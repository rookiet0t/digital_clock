==> flow/design.v <==
module Button(clk, rst, key_in, key_syn);
    input clk, rst, key_in;
    output reg key_syn;
    parameter CNT_MAX = 20'd999999;
    reg [19:0] cnt_20ms;
    always@(posedge clk or negedge rst)
        if(rst == 1'b0)
            cnt_20ms <= 20'b0;
        else if(key_in == 1'b1)
            cnt_20ms <= 20'b0;
        else if(cnt_20ms == CNT_MAX && key_in == 1'b0)
            cnt_20ms <= cnt_20ms;
        else
            cnt_20ms <= cnt_20ms + 1'b1;
    always@(posedge clk or negedge rst)
        if(rst == 1'b0)
            key_syn <= 1'b0;
        else if(cnt_20ms == CNT_MAX - 1'b1)
            key_syn <= 1'b1;
        else
            key_syn <= 1'b0;
endmodule
module CLA3(sum, cout, cin, a, b);
    input [2:0] a, b;
    input cin;
    output cout;
    output [2:0] sum;
    wire [2:0] p, g, carry;
    assign p = a ^ b;
    assign g = a & b;
    assign carry[0] = cin;
    assign carry[1] = g[0] | (p[0] & cin);
    assign carry[2] = g[1] | (g[0] & p[1]) | (p[1] & p[0] & cin);
    assign cout = g[2] | (g[1] & p[2]) | (g[0] & p[2] & p[1]) | (p[2] & p[1] & p[0] & cin);
    assign sum = p ^ carry;
endmodule
module CLA4(sum, cout, cin, a, b);
    input [3:0] a, b;
    input cin;
    output cout;
    output [3:0] sum;
    wire [3:0] p, g, carry;
    assign p = a ^ b;
    assign g = a & b;
    assign carry[0] = cin;
    assign carry[1] = g[0] | (p[0] & cin);
    assign carry[2] = g[1] | (g[0] & p[1]) | (p[1] & p[0] & cin);
    assign carry[3] = g[2] | (g[1] & p[2]) | (g[0] & p[2] & p[1]) | (p[2] & p[1] & p[0] & cin);
    assign cout = g[3] | (g[2] & p[3]) | (g[1] & p[3] & p[2]) | (g[0] & p[3] & p[2] & p[1]) | (p[3] & p[2] & p[1] & p[0] & cin);
    assign sum = p ^ carry;
endmodule
module Chip(clk, rst, sel, seg, ds, shcp, stcp, oe);
    input clk, rst;
    input [5:0] sel;
    input [7:0] seg;
    output reg shcp, stcp;
    output ds, oe;
    wire [13:0] data;
    reg [1:0] cnt;
    reg [3:0] cnt_bit;
    assign data = {seg, sel};
    always@(posedge clk) begin
        if(!rst) begin
            cnt <= 2'b00;
        end else if(cnt == 2'b11) begin
            cnt <= 2'b00;
        end else begin
            cnt <= cnt + 2'd1;
        end
    end
    always@(posedge clk) begin
        if(!rst) begin
            cnt_bit <= 4'h0;
        end else if(cnt_bit == 4'hd && cnt == 2'b11) begin
            cnt_bit <= 4'h0;
        end else if(cnt == 2'b11) begin    
            cnt_bit <= cnt_bit + 4'd1;
        end else begin
            cnt_bit <= cnt_bit;
        end
    end
    assign ds = data[cnt_bit];
    always@(posedge clk) begin
        if(!rst) begin
            shcp <= 1'b0;
        end else if(cnt == 2'b10) begin
            shcp <= 1'b1;
        end else if(cnt == 2'b00) begin
            shcp <= 1'b0;
        end else begin
            shcp <= shcp;
        end
     end
     always@(posedge clk) begin
        if(!rst) begin
            stcp <= 1'b0;
        end else if(cnt == 2'b00 && cnt_bit == 4'h0) begin
            stcp <= 1'b1;
        end else if(cnt == 2'b10 && cnt_bit == 4'h0) begin
            stcp <= 1'b0;
        end else begin
            stcp <= stcp;
        end
     end
     assign oe = 1'b0;
endmodule
module Clock(clk, rst, add, nextP, ds, shcp, stcp, oe, second, minute, hour);
    input clk, rst, add, nextP;
    output ds, shcp, stcp, oe, second, minute, hour;
    wire ms, mm, mh;
    wire out, cout590, cout591;
    wire [7:0] dis590_0, dis590_1, dis591_0, dis591_1, dis24_0, dis24_1;
    wire [5:0] finalSel;
    wire [7:0] finalSeg;
    FSM iFSM(.clk(clk), .rst(rst), .nextP(~nextP), .ms(ms), .mm(mm), .mh(mh));
    F1Hz iF1Hz(.clk(clk), .rst(rst), .out(out));
    Logic59 i590(.add(add), .second(out), .modify(ms), .cout(cout590), .display0(dis590_0), .display1(dis590_1), .clk(clk), .rst(rst));
    Logic59 i591(.add(add), .second(cout590), .modify(mm), .cout(cout591), .display0(dis591_0), .display1(dis591_1), .clk(clk), .rst(rst));
    Logic24 i24(.add(add), .minute(cout591), .modify(mh), .display0(dis24_0), .display1(dis24_1), .clk(clk), .rst(rst));
    Display idisplay(.clk(clk), .rst(rst), .seg2(dis24_1), .seg4(dis24_0), .seg51(dis591_1), .seg91(dis591_0), .seg50(dis590_1), .seg90(dis590_0), .finalSel(finalSel), .finalSeg(finalSeg));
    Chip ichip(.clk(clk), .rst(rst), .sel(finalSel), .seg(finalSeg), .ds(ds), .shcp(shcp), .stcp(stcp), .oe(oe));
    assign second = ~ms;
    assign minute = ~mm;
    assign hour = ~mh;
endmodule
module Clocks_top(clk, rst, mode, add, nextP0, nextP1, ds, shcp, stcp, oe, second, minute, hour, modeDis);
    input clk, rst, add, mode, nextP0, nextP1;
    output ds, shcp, stcp, oe, second, minute, hour, modeDis;
    wire syn_mode, syn_add, syn_nextP0, syn_nextP1;
    wire curr_mode;
    wire ds0, ds1;
    wire shcp0, shcp1;
    wire stcp0, stcp1;
    wire oe0, oe1;
    wire second0, second1;
    wire minute0, minute1;
    wire hour0, hour1;
    Button isyn0(.clk(clk), .rst(rst), .key_in(mode), .key_syn(syn_mode));
    Button isyn1(.clk(clk), .rst(rst), .key_in(add), .key_syn(syn_add));
    Button isyn2(.clk(clk), .rst(rst), .key_in(nextP0), .key_syn(syn_nextP0));
    Button isyn3(.clk(clk), .rst(rst), .key_in(nextP1), .key_syn(syn_nextP1));
    Mode imode(.clk(clk), .rst(rst), .curr(curr_mode), .change(syn_mode));
    Clock iclock0(.clk(clk), .rst(rst), .add(syn_add), .nextP(syn_nextP0), .ds(ds0), .shcp(shcp0), .stcp(stcp0), .oe(oe0), .second(second0), .minute(minute0), .hour(hour0));
    Clock iclock1(.clk(clk), .rst(rst), .add(syn_add), .nextP(syn_nextP1), .ds(ds1), .shcp(shcp1), .stcp(stcp1), .oe(oe1), .second(second1), .minute(minute1), .hour(hour1));
    assign ds = curr_mode ? ds1 : ds0;
    assign shcp = curr_mode ? shcp1 : shcp0;
    assign stcp = curr_mode ? stcp1 : stcp0;
    assign oe = curr_mode ? oe1 : oe0;
    assign second = curr_mode ? second1 : second0;
    assign minute = curr_mode ? minute1 : minute0;
    assign hour = curr_mode ? hour1 : hour0;
    assign modeDis = curr_mode;
endmodule
module D_FF(clk, rst, d, q);
    input clk;
    input rst;
    input d;
    output reg q;
    always @(posedge clk or negedge rst) begin
        if(!rst)
            q <= 1'b0;
        else
            q <= d;
    end
endmodule
module Display(clk, rst, seg2, seg4, seg51, seg91, seg50, seg90, finalSel, finalSeg);
    input clk;
    input rst;
    input [7:0] seg2, seg4, seg51, seg91, seg50, seg90;
    output [5:0] finalSel;
    output reg [7:0] finalSeg;
    reg [15:0] count;
    reg [2:0] sel;
    reg [5:0] isel;
    always@(posedge clk) begin
       if(!rst) begin
            count <= 16'h0000;
       end else if(count == 16'd49999) begin
            count <= 16'h0000;
       end else
            count <= count + 16'd1;
     end
     always@(posedge clk) begin
        if(!rst) begin
            sel <= 3'b000;
        end else if(sel == 3'b101 && count == 16'd49999) begin
            sel <= 3'b000;
        end else if(count == 16'd49999) begin
            sel <= sel + 3'd1;
        end else begin
            sel <= sel;
        end
      end
      always@(sel) begin
        case(sel)
            3'b000: isel = 6'b000001;
            3'b001: isel = 6'b000010;
            3'b010: isel = 6'b000100;
            3'b011: isel = 6'b001000;
            3'b100: isel = 6'b010000;
            3'b101: isel = 6'b100000;
            default: isel = 6'b000000;
        endcase
      end
      assign finalSel = isel;
      always@(isel) begin
        case(isel)
            6'b000001: finalSeg = seg90;
            6'b000010: finalSeg = seg50;
            6'b000100: finalSeg = seg91;
            6'b001000: finalSeg = seg51;
            6'b010000: finalSeg = seg4;
            6'b100000: finalSeg = seg2;
            default: finalSeg = 8'hff;
         endcase  
      end
endmodule
module F1Hz(clk, rst, out);
    input clk, rst;
    output reg out;
    parameter target = 26'd5000_0000;
    reg [25:0] counter;
    always@(posedge clk) begin
        if(!rst) begin
            counter <= 26'd0;
            out <= 1'b0;
        end 
        else begin
            if(counter == target) begin
                out <= 1'b1;
                counter <= 26'd0;
            end
            else begin
                out <= 1'b0;
                counter <= counter + 26'd1;
            end
        end
     end
endmodule
module FSM(clk, rst, nextP, ms, mm, mh);
    input clk, rst, nextP;
    output ms, mm, mh;
    wire d0, q0, d1, q1;
    assign d0 = (~q1 & ~nextP) | (q0 & nextP);
    assign d1 = (q1 & nextP) | (q0 & ~nextP);
    D_FF idff0(.clk(clk), .rst(rst), .d(d0), .q(q0));
    D_FF idff1(.clk(clk), .rst(rst), .d(d1), .q(q1));
    assign ms = ~q1 & q0;
    assign mm = q1 & q0;
    assign mh = q1 & ~q0;
endmodule   
module Logic24(add, minute, modify, display0, display1, clk, rst);
    input add, minute, modify;
    input clk, rst;
    output reg [7:0] display0, display1;
    wire [3:0] sum4, d4, q4;
    wire cout4, cin4, condit;
    wire [1:0] sum2, d2, q2;
    assign cin4 = (modify & add) | (minute & ~modify);
    assign condit = (q2 != 2'b10 & sum4 == 4'ha) | (q2 == 2'b10 & sum4 == 4'h5);
    assign cout4 = condit ? 1'b1 : 1'b0;  
    assign d4 = cout4 ? 4'h0 : sum4;
    CLA4 icla4(.sum(sum4), .cout(), .cin(cin4), .a(q4), .b(4'h0));
    Reg4 ireg4(.clk(clk), .rst(rst), .d(d4), .q(q4));
    assign d2 = (sum2 == 2'b11) ? 2'b00 : sum2;
    RCA2 irca2(.sum(sum2), .cout(), .cin(cout4), .a(q2), .b(2'b00));
    Reg2 ireg2(.clk(clk), .rst(rst), .d(d2), .q(q2));
    always@(q4) begin
        case(q4)
            4'h0: display0 = 8'h02;
            4'h1: display0 = 8'h9e;
            4'h2: display0 = 8'h24;
            4'h3: display0 = 8'h0c;
            4'h4: display0 = 8'h98;
            4'h5: display0 = 8'h48;
            4'h6: display0 = 8'h40;
            4'h7: display0 = 8'h1e;
            4'h8: display0 = 8'h00;
            4'h9: display0 = 8'h08;
            default: display0 = 8'hff;
        endcase
     end
     always@(q2) begin
        case(q2)
            2'b00: display1 = 8'h03;
            2'b01: display1 = 8'h9f;
            2'b10: display1 = 8'h25;
            default: display1 = 8'hff;
        endcase
     end
endmodule
module Logic59(add, second, modify, cout, display0, display1, clk, rst);
    input clk, rst;
    input add, second;
    input modify;
    output cout;
    output reg [7:0] display0, display1;
    wire [3:0] sum4, d4, q4;
    wire cin4, cout4;
    wire [2:0] sum3, d3, q3; 
    wire cout3;
    assign cin4 = (modify & add) | (second & ~modify);
    assign cout4 = (sum4 == 4'ha) ? 1'b1 : 1'b0;
    assign d4 = cout4 ? 4'h0 : sum4;
    CLA4 icla4(.sum(sum4), .cout(), .cin(cin4), .a(q4), .b(4'h0));
    Reg4 ireg4(.clk(clk), .rst(rst), .d(d4), .q(q4));
    assign cout3 = (sum3 == 3'b110) ? 1'b1 : 1'b0;
    assign d3 = cout3 ? 3'b000 : sum3;
    CLA3 icla3(.sum(sum3), .cout(), .cin(cout4), .a(q3), .b(3'b000));
    Reg3 ireg3(.clk(clk), .rst(rst), .d(d3), .q(q3));
    always@(q4) begin
        case(q4)
            4'h0: display0 = 8'h03;
            4'h1: display0 = 8'h9f;
            4'h2: display0 = 8'h25;
            4'h3: display0 = 8'h0d;
            4'h4: display0 = 8'h99;
            4'h5: display0 = 8'h49;
            4'h6: display0 = 8'h41;
            4'h7: display0 = 8'h1f;
            4'h8: display0 = 8'h01;
            4'h9: display0 = 8'h09;
            default: display0 = 8'hff;
        endcase
     end
     always@(q3) begin
        case(q3)
            3'b000: display1 = 8'h03;
            3'b001: display1 = 8'h9f;
            3'b010: display1 = 8'h25;
            3'b011: display1 = 8'h0d;
            3'b100: display1 = 8'h99;
            3'b101: display1 = 8'h49;
            default: display1 = 8'hff;
        endcase
     end
    assign cout = cout3 & ~modify;
endmodule
module Mode(clk, rst, curr, change);
    input clk, rst, change;
    output curr;
    wire d;
    assign d = change ? ~curr : curr;
    D_FF ins (.clk(clk), .rst(rst), .d(d), .q(curr));
endmodule
module RCA2(sum, cout, cin, a, b);
    input cin;
    input [1:0] a, b;
    output cout;
    output [1:0] sum;
    wire [1:0] carry;
    RCA1 iRCA[1:0](.sum(sum), .cout(carry), .cin({carry[0], cin}), .a(a), .b(b));
    assign cout = carry[1];
endmodule
module RCA1(sum, cout, cin, a, b);
    input cin, a, b;
    output cout, sum;
    assign sum = a ^ b ^ cin;
    assign cout = (a & b) | ((a ^ b) & cin);
endmodule
module Reg2(clk, rst, d, q);
    input clk, rst;
    input [1:0] d;
    output [1:0] q;
    D_FF ins [1:0](.clk(clk), .rst(rst), .d(d), .q(q));
endmodule
module Reg3(clk, rst, d, q);
    input clk, rst;
    input [2:0] d;
    output [2:0] q;
    D_FF ins [2:0](.clk(clk), .rst(rst), .d(d), .q(q));
endmodule
module Reg4(clk, rst, d, q);
    input clk, rst;
    input [3:0] d;
    output [3:0] q;
    D_FF ins [3:0](.clk(clk), .rst(rst), .d(d), .q(q));
endmodule
From RTL to reports: Clocks_top. The steps from the RTL of Clocks_top to its reports follow in flow order. Line numbers count from 1 in the design file above. Library cell names are shortened. Not given: --

Design top: Clocks_top. Clock: clk. Cell library: sky130hd. Corner: tt_025C_1v80.

After elaboration. Source: Yosys, flattened and elaborated, memories not mapped. Widths are those after wreduce. Registers that Yosys merges into a memory's read port (data or address) are not register bits. Print and check cells do not count. Equal cells are merged and count once. Memory sizes are those after Yosys's memory passes, which may raise the word count (mostly to a power of two), join words into wider ones and drop unused or constant bits.

Flip-flop bits (word level): 237. Under bits in read-only memories stands 704. For memories the number is 6. Bits of input ports: 6. Under output and inout port bits stands 8. The figure for cells after elaboration is 401.

Memory list: (name not given) (words 16, bits a word 8, rd ports 1, write ports 0, line 269) `case(q4)`; (name not given) (words 16, bits a word 8, rd ports 1, write ports 0, line 269); (name not given) (words 16, bits a word 7, rd ports 1, write ports 0, line 312) `case(q4)`; (name not given) (words 16, bits a word 7, rd ports 1, write ports 0, line 312); (name not given) (words 16, bits a word 7, rd ports 1, write ports 0, line 312); (name not given) (words 16, bits a word 7, rd ports 1, write ports 0, line 312).

The entry for $add $sub $neg reads 14. For eq/ne operators the number is 84. Shift operators: 2. The figure for multiplexer cells is 60. The entry for bitwise gates (word level) reads 128. The figure for reductions and logical operators is 38.

Operators with widths (count): 8-bit parallel mux with 6-bit select (6); 20-bit equality test with constant B (8); 20-bit 2-to-1 mux (8); 1-bit AND (84); 20-bit by 1-bit adder with 20-bit output with constant B (4); 6-bit parallel mux with 6-bit select (2); 26-bit by 1-bit adder with 26-bit output with constant B (2); 26-bit equality test with constant B (2); 3-bit equality test with constant B (16); 8-bit parallel mux with 3-bit select (2); 3-bit by 2-bit equality test with 1-bit output with constant B (12); 16-bit by 1-bit adder with 16-bit output with constant B (2); 16-bit equality test with constant B (2); 4-bit equality test with constant B (8); 1-bit 2-to-1 mux (30); 14-bit by 4-bit indexed select with 1-bit output (2); 4-bit bitwise XOR (6); 4-bit 2-to-1 mux (6); 2-bit OR reduction (10); 1-bit inverter (18); 3-bit by 1-bit equality test with 1-bit output with constant B (6); 3-bit logical NOT (6); 2-bit equality test with constant B (8); 1-bit OR (12); 1-bit logical AND (12); 2-bit inequality test with constant B (6); 3-bit bitwise XOR (4); 6-bit by 1-bit equality test with 1-bit output with constant B (2).

Not listed: further kinds 16, cells in them 40.

Longest topological paths. Depth = most cells in a row (Yosys ltp): at word level without a register or memory, in the mapped netlist without a sequential cell, where the memories' decode and read muxes count.

The entry for depth after elaboration reads 37. The entry for ABC_AREA reads 1. For depth in mapped cells the number is 33. The entry for gate-level depth less buffers reads 33.

After synthesis. Source: synth_stat.txt of the flow (Yosys; design flattened, memories mapped). It holds for the ABC_AREA given above (unset counts as 0); a run with the other value may have another netlist.

For mapped cells the number is 1903. Under synthesis area stands 13968.4 µm². Under sequential part of the area stands 5390.2 µm². Mapped flip-flops: 237. The figure for buffer cells is 33.

Cell types: dfrtp_1 (count 129, area in all 3.23E+03 µm²); dfxtp_1 (count 108, area in all 2.16E+03 µm²); inv_1 (count 310, area in all 1.16E+03 µm²); nand2_1 (count 290, area in all 1.09E+03 µm²); ha_1 (count 84, area in all 1.05E+03 µm²); nor2_1 (count 218, area in all 818.285 µm²); a21oi_1 (count 136, area in all 680.653 µm²); o21ai_0 (count 116, area in all 580.557 µm²); nand3_1 (count 97, area in all 485.466 µm²); nor3_1 (count 96, area in all 480.461 µm²); nor4_1 (count 43, area in all 269.008 µm²); nand4_1 (count 36, area in all 225.216 µm²); xor2_1 (count 18, area in all 157.651 µm²); xnor2_1 (count 13, area in all 113.859 µm²); a31oi_1 (count 18, area in all 112.608 µm²); nor3b_1 (count 15, area in all 112.608 µm²); nand2_2 (count 17, area in all 106.352 µm²); o21a_1 (count 14, area in all 105.101 µm²).

Not listed: further types 38, cells in them 145.

Timing after synthesis. OpenSTA on the mapped netlist: ideal clock, no wires. The path of least setup slack (recovery checks aside). Input and output delay are each 20% of the period. Register names are those of the netlist, which keeps one name where synthesis merged equal registers.

Kind: register to register. From: register (no name shown). To: register iclock0.i24.ireg2.ins[0].q. For period the number is 9.01 ns. For setup time the number is 0.119 ns. The entry for time at the first pin reads 0.000 ns. For arrival the number is 4.414 ns. The figure for required time is 8.891 ns. Slack: 4.477 ns. Under delay of the path stands 4.533 ns. For stages on the path the number is 30. For buffers on the path the number is 0. Under synthesis period reached stands 4.533 ns.

"delay of the path" is the arrival time less input delay plus setup time. "stages on the path": output pins that drive a net of the path, with the launching flip-flop's if there is one; two outputs of one cell count as two. "synthesis period reached" is the clock period less the worst setup slack; recovery checks do not enter. This is arithmetic on one report: input and output delays are still those of the set period (20% each).

Path through: dfrtp_1 > inv_2 > nand2_1 > nand2_1 > nand2_2 > ha_1 > xnor2_1 > nor2_1 > nand3_1 > nor2_4 > ha_1 > nor2_1 > nand3_2 > nand2_4 > ha_1 > nor2_1 > nand3_2 > nor2_4 > ha_1 > xnor2_1 > nor2_1 > nand4_2 > nand2_4 > ha_1 > inv_1 > nor4_1 > nand3_2 > nand2_4 > ha_1 > and2_1.

RTL lines, path after synthesis: end, assigned (line 161) `q <= 1'b0;`; end, assigned (line 163) `q <= d;`; end, declared (line 158) `output reg q;`.

Chain of elaborated cells between the ends: none given.

Path in the finished layout. From the final timing report of job 1: the path of least setup slack in the routed layout; clock arrival at registers is part of the times.

Kind: register to register. From: register isyn1.key_syn. To: register iclock0.i24.ireg2.ins[0].q. For period the number is 4.5 ns. For setup time the number is 0.09 ns. The entry for time at the first pin reads 0.54 ns. For arrival the number is 4.87 ns. The figure for required time is 4.90 ns. Slack: 0.03 ns. For stages on the path the number is 31. For buffers on the path the number is 1.

Between the ends stands the longest chain of elaborated cells between them, by number of cells; it is not shown to be the way that was timed. Of several equally long chains one is given. A line is the first line of the expression or statement that the cell stems from. Yosys adds cells for indexed reads and writes and turns some case tables into memories. At most two assigning lines are given for a register; there are more.

Path through: dfrtp_2 > buf_6 > nand3_4 > nand2_4 > ha_4 > xnor2_4 > nor2_4 > nand3_2 > nor2_4 > ha_4 > xnor2_4 > nor2_2 > nand3_2 > nand2_4 > ha_4 > xnor2_4 > nor2_2 > nand3_2 > nor2_4 > ha_4 > xnor2_4 > nor2_2 > nand4_2 > nand2_4 > ha_4 > inv_4 > nor4_4 > nand3_2 > nand2_4 > ha_4 > and2_1. Under length of the longest elaborated chain stands 34. For elaborated cells on any way between the ends the number is 47. RTL lines with such cells: 17. Those cells by class: eq/ne (7); mux (6); logic (34).

RTL lines, path after layout: start, declared (line 3) `output reg key_syn;`; start, assigned (line 17) `key_syn <= 1'b0;`; start, assigned (line 19) `key_syn <= 1'b1;`; 1-bit AND (line 302) `assign cin4 = (modify & add) | (second & ~modify);`; 1-bit OR (line 302); 1-bit AND (line 46) `assign carry[1] = g[0] | (p[0] & cin);`; 4-bit bitwise XOR (line 50) `assign sum = p ^ carry;`; 4-bit equality test (line 303) `assign cout4 = (sum4 == 4'ha) ? 1'b1 : 1'b0;`; 1-bit 2-to-1 mux (line 303); 1-bit AND (line 32) `assign carry[1] = g[0] | (p[0] & cin);`; [... 20 more ...]; 1-bit AND (line 260) `assign condit = (q2 != 2'b10 & sum4 == 4'ha) | (q2 == 2'b10 & sum4 == 4'h5);`; 1-bit OR (line 260); 1-bit 2-to-1 mux (line 261) `assign cout4 = condit ? 1'b1 : 1'b0;`; 1-bit AND (line 359) `assign cout = (a & b) | ((a ^ b) & cin);`; 1-bit bitwise XOR (line 358) `assign sum = a ^ b ^ cin;`; 2-bit equality test (line 265) `assign d2 = (sum2 == 2'b11) ? 2'b00 : sum2;`; 2-bit 2-to-1 mux (line 265); end, assigned (line 161) `q <= 1'b0;`; end, assigned (line 163) `q <= d;`; end, declared (line 158) `output reg q;`.

2 stored runs of Clocks_top in the flow (synthesis by Yosys, layout by OpenROAD, sky130hd cells), in arbitrary order. Constraints: input delay and output delay 20% of the set period each, output load 0.01 pF. "time on the worst setup path" means the part of the period allowed to the worst setup path (the constraints hold back 20% at inputs and 20% at outputs) less its slack; where the path has registers, the arrival times of their clocks count too. "total power after layout": no workload was simulated; the value follows from the tool's default switching activity.

Job 1 has these settings: period_ns 4.5; CORE_UTILIZATION 16; SETUP_SLACK_MARGIN 1.26; PLACE_DENSITY_LB_ADDON 0.27; CORE_MARGIN 9; CELL_PAD_IN_SITES_DETAIL_PLACEMENT 0; TNS_END_PERCENT 45; ABC_AREA 1; GPL_TIMING_DRIVEN 0; GPL_ROUTABILITY_DRIVEN 0; CTS_CLUSTER_SIZE 54; CTS_CLUSTER_DIAMETER 141; CAP_MARGIN 10; MIN_ROUTING_LAYER met1; SLEW_MARGIN 20. The Yosys chip area after synthesis comes to 13,968.4 µm². The measured die outline area is 98,263.4 µm². For the utilization after layout the run shows 20.0%. The worst setup slack after layout is 0.035 ns. The setup TNS comes to 0.000 ns. The measured total power after layout is 0.003693 W. The measured time on the worst setup path is 4.47 ns. Kind of the worst setup path: register to register.

Job 2 has these settings: period_ns 8.3; CORE_UTILIZATION 53; PLACE_DENSITY_LB_ADDON 0.2; HOLD_SLACK_MARGIN 0.22; CORE_ASPECT_RATIO 0.94; CORE_MARGIN 9; ABC_AREA 1; MAX_ROUTING_LAYER met4; CAP_MARGIN 20; SLEW_MARGIN 20. The Yosys chip area after synthesis comes to 13,968.4 µm². The measured die outline area is 32,526.1 µm². For the utilization after layout the run shows 59.0%. The worst setup slack after layout is 2.833 ns. The setup TNS comes to 0.000 ns. The measured total power after layout is 0.002463 W. The measured time on the worst setup path is 3.81 ns. Kind of the worst setup path: register to output.
